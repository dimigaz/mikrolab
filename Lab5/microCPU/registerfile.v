==> flow/design.v <==
module MCPU_Registerfile(op1, op2, op3, RegOp1, alu1, alu2, datatoload, regsetwb, regsetcmd);
parameter WORD_SIZE=8;
parameter OPERAND_SIZE=4;
parameter REGS_NUMBER_WIDTH=2;
parameter REGISTERS_NUMBER=1<<REGS_NUMBER_WIDTH;
input [OPERAND_SIZE-1:0] op1,op2,op3;
input [WORD_SIZE-1:0] datatoload;
input [1:0] regsetcmd;
input regsetwb;
parameter  [1:0]  NORMAL_EX  = 0;  
parameter  [1:0]  MOV_INTERNAL   = 1;  
parameter  [1:0]  LOAD_FROM_DATA   = 2;  
parameter  [1:0]  DO_NOTHING   = 3;  
output [WORD_SIZE-1:0] RegOp1;
output [WORD_SIZE-1:0] alu1;  
output [WORD_SIZE-1:0] alu2;  
reg [WORD_SIZE-1:0] R[REGISTERS_NUMBER-1:0];
assign RegOp1=R[op1[REGS_NUMBER_WIDTH-1:0]];
assign alu1=R[op2[REGS_NUMBER_WIDTH-1:0]];
assign alu2=R[op3[REGS_NUMBER_WIDTH-1:0]];
always @(posedge regsetwb)
begin
  #1    
  case(regsetcmd)
  NORMAL_EX,LOAD_FROM_DATA:
  begin
    R[op1[REGS_NUMBER_WIDTH-1:0]]<=datatoload;
  end
  MOV_INTERNAL:
  begin
    R[op1[REGS_NUMBER_WIDTH-1:0]]<=R[op2[REGS_NUMBER_WIDTH-1:0]];
  end
  default:
  begin
  end
  endcase
end
endmodule
# Reports on MCPU_Registerfile
# The steps from the RTL of MCPU_Registerfile to its reports follow in flow order.
# Lines are those of the file above, counted from 1.
# Library cell names are shortened.
# Not given: n/a
# inputs
top_module	MCPU_Registerfile
clock	regsetwb
library	sky130hd
lib_corner	tt_025C_1v80

# Elaborated design
# Source: Yosys, flattened and elaborated, memories not mapped. Widths are those after wreduce; folded enables and synchronous resets count as part of the registers. Registers that Yosys merges into a memory's read port (data or address) are not register bits. Print and check cells do not count. Equal cells are merged and count once.
# Memory sizes are those after Yosys's memory passes, which may raise the word count (mostly to a power of two), join words into wider ones and drop unused or constant bits.
# classes
n_addsub	0
multipliers	0
div	0
n_cmp	0
equal	2
n_shift	0
n_mux	5
bitwise	1
reduce_logical	2
# ops
op	n
8-bit 2-to-1 mux	3
2-bit by 1-bit == test with 1-bit output (second input constant)	1
2-bit == test (second input constant)	1
2-bit zero test	1
2-bit OR reduction	1
1-bit 2-to-1 mux	2
1-bit bitwise OR	1
# word_totals
regBits	0
latch_bits	0
ram_bits	32
romBits	0
clocked_rd_ports_x_width	0
memories	1
inputBits	23
output_inout_bits	24
word_cells	11
# memory_table
memory	words	width	rd	wr	line_no	rtl
R	4	8	3	1	17	reg [WORD_SIZE-1:0] R[REGISTERS_NUMBER-1:0];

# Depth
# Yosys ltp: most cells in a row. Word level: on the elaborated netlist, between registers, memories and ports. Mapped: between sequential cells and ports; inverters and the memories' decode and read muxes count.
# logic_depth
word_depth	4
abc_area	0
ltp_mapped	3
ltp_nobuf	2

# After synthesis
# Source: synth_stat.txt of the flow (Yosys; design flattened, memories mapped). It holds for the ABC_AREA given above (unset counts as 0); a run with the other value may have another netlist.
# The area totals of this step are shown rounded.
# by_type
cell_type	n	type_area_um2
edfxtp_1	32	960.922
mux4_2	24	540.518
mux2_4	8	120.115
buf_2	3	15.014
and3_1	2	12.512
buf_6	1	11.261
a211oi_1	1	7.507
buf_1	2	7.507
nor3b_1	1	7.507
nor2b_1	1	6.256
clkbuf_1	1	3.754
inv_1	1	3.754
nand2_1	1	3.754
# mapped
cell_count	78
synth_area_um2	1700
seqArea_um2	961
ffs	32
n_buf	7

# Path before layout
# Path of least setup slack by OpenSTA after synthesis, without wires, with an ideal clock, recovery checks aside; 20% of the period is set as input and as output delay. Where synthesis merged equal registers, the netlist keeps one of their names.
# synth_path
path_type	input to register
from	input op1[0]
to	memory R[1][0]
clock_period_ns	2.05
input_delay_ns	0.410
setup_time_ns	0.385
launch_ns	0.410
t_arrival_ns	1.414
required_time_ns	1.665
slack_ns	0.250
delay_ns	1.389
path_stages	3
path_buffers	1
synth_period_reached_ns	1.8
# "delay_ns" = arrival - input delay + setup time.
# "path_stages" counts driving pins, that of a launching flip-flop among them; a cell with two outputs on the path counts twice.
# "synth_period_reached_ns" = period - worst setup slack (recovery checks aside). The figure is calculated, with input and output delays left at 20% of the set period.
# synth_via
cell_sequence	buf_2 inv_1 nor3b_1
elab_chain_cells	0
cone_cells	0
lines_between	0
# synth_lines
element	line_no	rtl
start: declaration	6	input [OPERAND_SIZE-1:0] op1,op2,op3;
end: declaration	17	reg [WORD_SIZE-1:0] R[REGISTERS_NUMBER-1:0];

# Path in the finished layout
# From the final timing report of flow run 1: the path of least setup slack in the routed layout; clock arrival at registers is part of the times.
# layout_path
path_type	input to output
from	input op1[0]
to	output RegOp1[7]
clock_period_ns	2.08
input_delay_ns	0.42
out_delay_ns	0.42
launch_ns	0.42
t_arrival_ns	1.64
required_time_ns	1.66
slack_ns	0.02
path_stages	4
path_buffers	3
# Between the ends stands the longest chain of elaborated cells between them, by number of cells; it is not shown to be the way that was timed. Of several equally long chains one is given.
# Each line given opens the expression or statement behind the cell; cells for indexed reads and writes are added by Yosys, which also makes memories of some case tables.
# A memory read counts as a cell of the chain, while the word-level depth stops at memories.
# layout_via
cell_sequence	clkdlybuf4s15_2 bufbuf_16 mux4_2 clkdlybuf4s15_1
elab_chain_cells	1
cone_cells	1
lines_between	1
cone_classes	1 x memory
# layout_lines
element	line_no	rtl
start: declaration	6	input [OPERAND_SIZE-1:0] op1,op2,op3;
memory read 4 x 8 bit	17	reg [WORD_SIZE-1:0] R[REGISTERS_NUMBER-1:0];
end: declaration	14	output [WORD_SIZE-1:0] RegOp1;

# Top module MCPU_Registerfile; platform sky130hd; tools Yosys and OpenROAD; 2 stored runs in no particular order. Input and output delays are each 20% of the period that was set; the output load is 0.01 pF.
# "achieved_clock_period_ns" is the run's clock period less its worst setup slack. It is reckoned from that one timing run; input and output delays stay at 20% of the period that was set.
# "worst_path_time_ns" is the time allowed to the run's worst setup path (the clock period less input and output delay, where it has them) less its slack. Clock arrival times count: a late capture clock shortens it, a late launch clock lengthens it.
# By "power_total_w" is meant OpenSTA's value without simulated activity: inputs other than the clock are taken to toggle once in ten clock periods, and the tool carries that through the logic.
# The results are shown rounded.
# Among the settings, n/a means not set for that run.
item,flow run 1,flow run 2
period_ns,2.08,1.4
CORE_UTILIZATION,63,33
PLACE_DENSITY,0.45,n/a
CORE_ASPECT_RATIO,1.0,1.35
TNS_END_PERCENT,70,n/a
CTS_CLUSTER_DIAMETER,159,71
CAP_MARGIN,20,5
CORE_MARGIN,2,4
SLEW_MARGIN,20,5
SETUP_SLACK_MARGIN,n/a,0.04
PLACE_DENSITY_LB_ADDON,n/a,0.2
HOLD_SLACK_MARGIN,n/a,0.21
CELL_PAD_IN_SITES_DETAIL_PLACEMENT,n/a,0
GPL_TIMING_DRIVEN,n/a,1
MIN_ROUTING_LAYER,n/a,met2
MAX_ROUTING_LAYER,n/a,met4
die_area_um2,3130,6380
achieved_clock_period_ns,2.056,1.648
worst_setup_slack_ns,0.024,-0.248
holdWs_ns,0.815,0.596
synthesis_area_um2,1700,1700
fin_util_pct,93.6,52.0
tns_setup_ns,0.000,-8.46
worst_path_time_ns,1.22,1.37
timing.worst_path_kind,input to output,register to output
power_total_w,0.00147,0.00259
final_cell_area_um2,2360,2610
